==> flow/design.v <==
module MAC_Unit #(parameter WIDTH=32) (
    input logic clk,
    input logic reset,
    input  logic [WIDTH-1:0] a,
    input  logic [WIDTH-1:0] b,
    output logic [WIDTH*2-1:0] result
);
    logic [WIDTH-1:0] a_reg, b_reg;
    logic [WIDTH*2-1:0] mult_result;  
    always_ff@(posedge clk or posedge reset) begin
        if (reset) begin
            a_reg <= '0;
            b_reg <= '0;
            result <= '0;
        end else begin
            a_reg <= a;
            b_reg <= b;
            mult_result <= a_reg * b_reg;  
            result <= mult_result + result;  
        end 
    end
endmodule
From RTL to reports: MAC_Unit
Tool output for the design above, in the order of the flow.
Lines are those of the file above, counted from 1.
Operators carry their Yosys type and port widths (W data, S select, Z words).
Cell names lack the library's common part.
A cell with n/a has no value.

set-up
  top module = MAC_Unit
  clock = clk
  standard-cell library = sky130hd
  timing corner = tt_025C_1v80

Word level
Yosys after proc, flatten, opt, wreduce and memory -nomap, before mapping. Enables and synchronous resets that opt folds into registers are not counted as muxes. Memory bits, and registers merged into a memory's read port (data or address), are not among the register bits. Print and check cells are not counted. Equal cells are merged and count once.

bit counts
  register bits = 192
  latch bits = 0
  bits in writable memories = 0
  ROM bits = 0
  word width x clocked read ports = 0
  memories kept = 0
  input port bits = 66
  output and inout port bits = 64
  word-level cells = 6

cells by class
  add/subtract/negate cells = 1
  $mul = 1
  divide/modulo/power cells = 0
  order comparisons = 0
  eq/ne operators = 0
  shift operators = 0
  mux-type cells = 0
  bitwise operators = 0
  reductions and logical operators = 0

operators by type and width
  kind              number
  $mul A32 B32 Y64  1
  $add A64 B64 Y64  1

Depth
Depth = most cells in a row (Yosys ltp): at word level without a register or memory, in the mapped netlist without a sequential cell, where the memories' decode and read muxes count.

depth
  word-level depth = 1
  ABC_AREA = 0
  mapped depth = 30
  depth with buffers taken out = 28

After synthesis
Yosys stat after the flow's synthesis: flattened, memories mapped to cells. It holds for the ABC_AREA given above (unset counts as 0); a run with the other value may have another netlist.

cell types
  cell type  number
  fa_1       897
  ha_1       326
  and2_1     637
  inv_1      921
  dfrtp_1    128
  edfxtp_1   64
  nand2_1    500
  clkbuf_1   222
  xnor2_1    75
  a21oi_1    131
  a21o_1     84
  xor2_1     49
  o21ai_0    50
  nor2_1     63
  o21bai_1   28
  a31oi_1    21
  o21ai_1    25
  nand4_1    18

Not listed: further types 59, cells in them 193.

mapped netlist
  cells in the netlist = 4432
  synthesis area = 42283.1 sq um
  sequential part of the area = 5124.9 sq um
  flip-flop cells = 192

Timing after synthesis
Path of least setup slack by OpenSTA after synthesis, without wires, with an ideal clock, recovery checks aside; 20% of the period is set as input and as output delay. Where synthesis merged equal registers, the netlist keeps one of their names.

timing path post-synthesis
  path type = register -> register
  start point = register a_reg[20]
  end point = register mult_result[59]
  clock period = 8.76 ns
  setup time = 0.260 ns
  arrival = 7.089 ns
  data required time = 8.500 ns
  path slack = 1.411 ns
  delay of the path = 7.349 ns
  driving pins on the path = 27
  path buffers = 2
  synthesis period reached = 7.349 ns

"delay of the path" = arrival - input delay + setup time.
"driving pins on the path" counts driving pins, that of a launching flip-flop among them; a cell with two outputs on the path counts twice.
"synthesis period reached" is the clock period less the worst setup slack; recovery checks do not enter. This is arithmetic on one report: input and output delays are still those of the set period (20% each).
Between the ends stands the longest chain of elaborated cells between them, by number of cells; it is not shown to be the way that was timed. Of several equally long chains one is given.
Each line given opens the expression or statement behind the cell; cells for indexed reads and writes are added by Yosys, which also makes memories of some case tables.

between the ends, post-synthesis
  cells stage by stage = dfrtp_1 clkbuf_1 and2_1 fa_1 fa_1 inv_1 fa_1 fa_1 inv_1 fa_1 fa_1 fa_1 inv_1 fa_1 inv_1 ha_1 buf_2 a21oi_1 o21ai_1 nor2_1 a21oi_1 o41ai_4 o41ai_2 a211oi_2 o21ai_1 a221oi_2 xnor2_1
  cells in the longest elaborated chain = 1
  elaborated cells between the ends (all ways) = 1
  source lines of those cells = 1

RTL lines, path post-synthesis
  item              RTL line  text
  start, declared   8         logic [WIDTH-1:0] a_reg, b_reg;
  start, assigned   12        a_reg <= '0;
  start, assigned   16        a_reg <= a;
  $mul A32 B32 Y64  18        mult_result <= a_reg * b_reg;
  end, assigned     18
  end, declared     9         logic [WIDTH*2-1:0] mult_result;

Timing after layout
Path of least setup slack in the final report of flow run 2 (OpenROAD, finished layout, wires in). Where an end is a register, its clock arrival counts in the times.

timing path after layout
  path type = register -> register
  start point = register a_reg[13]
  end point = register mult_result[59]
  clock period = 10.5 ns
  setup time = 0.24 ns
  arrival = 9.07 ns
  data required time = 10.76 ns
  path slack = 1.69 ns
  driving pins on the path = 26
  path buffers = 1

Between the ends stands the longest chain of elaborated cells between them, by number of cells; it is not shown to be the way that was timed. Of several equally long chains one is given.

between the ends, after layout
  cells stage by stage = dfrtp_1 buf_4 and2_1 fa_1 fa_1 fa_1 inv_1 fa_1 inv_1 fa_1 inv_1 fa_1 inv_1 fa_1 fa_1 ha_1 a21oi_1 o21ai_1 a211oi_1 o21ai_1 o41ai_4 o41ai_2 a211oi_2 o21ai_1 a221oi_2 xnor2_1
  cells in the longest elaborated chain = 1
  elaborated cells between the ends (all ways) = 1
  source lines of those cells = 1

RTL lines, path after layout
  item              RTL line  text
  start, declared   8         logic [WIDTH-1:0] a_reg, b_reg;
  start, assigned   12        a_reg <= '0;
  start, assigned   16        a_reg <= a;
  $mul A32 B32 Y64  18        mult_result <= a_reg * b_reg;
  end, assigned     18
  end, declared     9         logic [WIDTH*2-1:0] mult_result;

Subject: MAC_Unit on sky130hd, stored results

Hello all,

Flow measurements of MAC_Unit on sky130hd: 2 stored runs with different settings, listed in no order. Input and output delays are each 20% of the period that was set; the output load is 0.01 pF.
"period achieved" is the run's clock period less its worst setup slack. It is reckoned from that one timing run; input and output delays stay at 20% of the period that was set.
"critical path time": the worst setup path's part of the clock period (all of it between registers, 20% less for each end at a port) less its slack. A launch clock that arrives late makes it longer, a capture clock that arrives late makes it shorter.
A setting shown as -- is not set for that run.
A result given as -- is not shown for that run.

name                                      flow run 1  flow run 2
period_ns                                 5.38        10.5
CORE_UTILIZATION                          53          59
SETUP_SLACK_MARGIN                        1.31        --
PLACE_DENSITY_LB_ADDON                    0.26        0.12
CELL_PAD_IN_SITES_GLOBAL_PLACEMENT        3           --
CELL_PAD_IN_SITES_DETAIL_PLACEMENT        1           --
TNS_END_PERCENT                           60          --
GPL_ROUTABILITY_DRIVEN                    0           0
CTS_CLUSTER_SIZE                          74          83
CAP_MARGIN                                20          35
CORE_MARGIN                               2           2
SLEW_MARGIN                               20          20
MIN_ROUTING_LAYER                         --          met1
MAX_ROUTING_LAYER                         --          met5
critical path time (ns)                   --          8.81
critical path kind                        --          register -> register
synthesized cell area (sq um)             --          42283.1
total die area (sq um)                    --          73823.6
final setup TNS (ns)                      --          0.000
setup slack of the worst path (ns)        --          1.691
standard-cell area after routing (sq um)  --          45167.1
final worst hold slack (ns)               --          0.477
period achieved (ns)                      --          8.809
utilization after routing (%)             --          63.4

Flow run 1: not finished: placement ended with error FLW-0024

Thanks
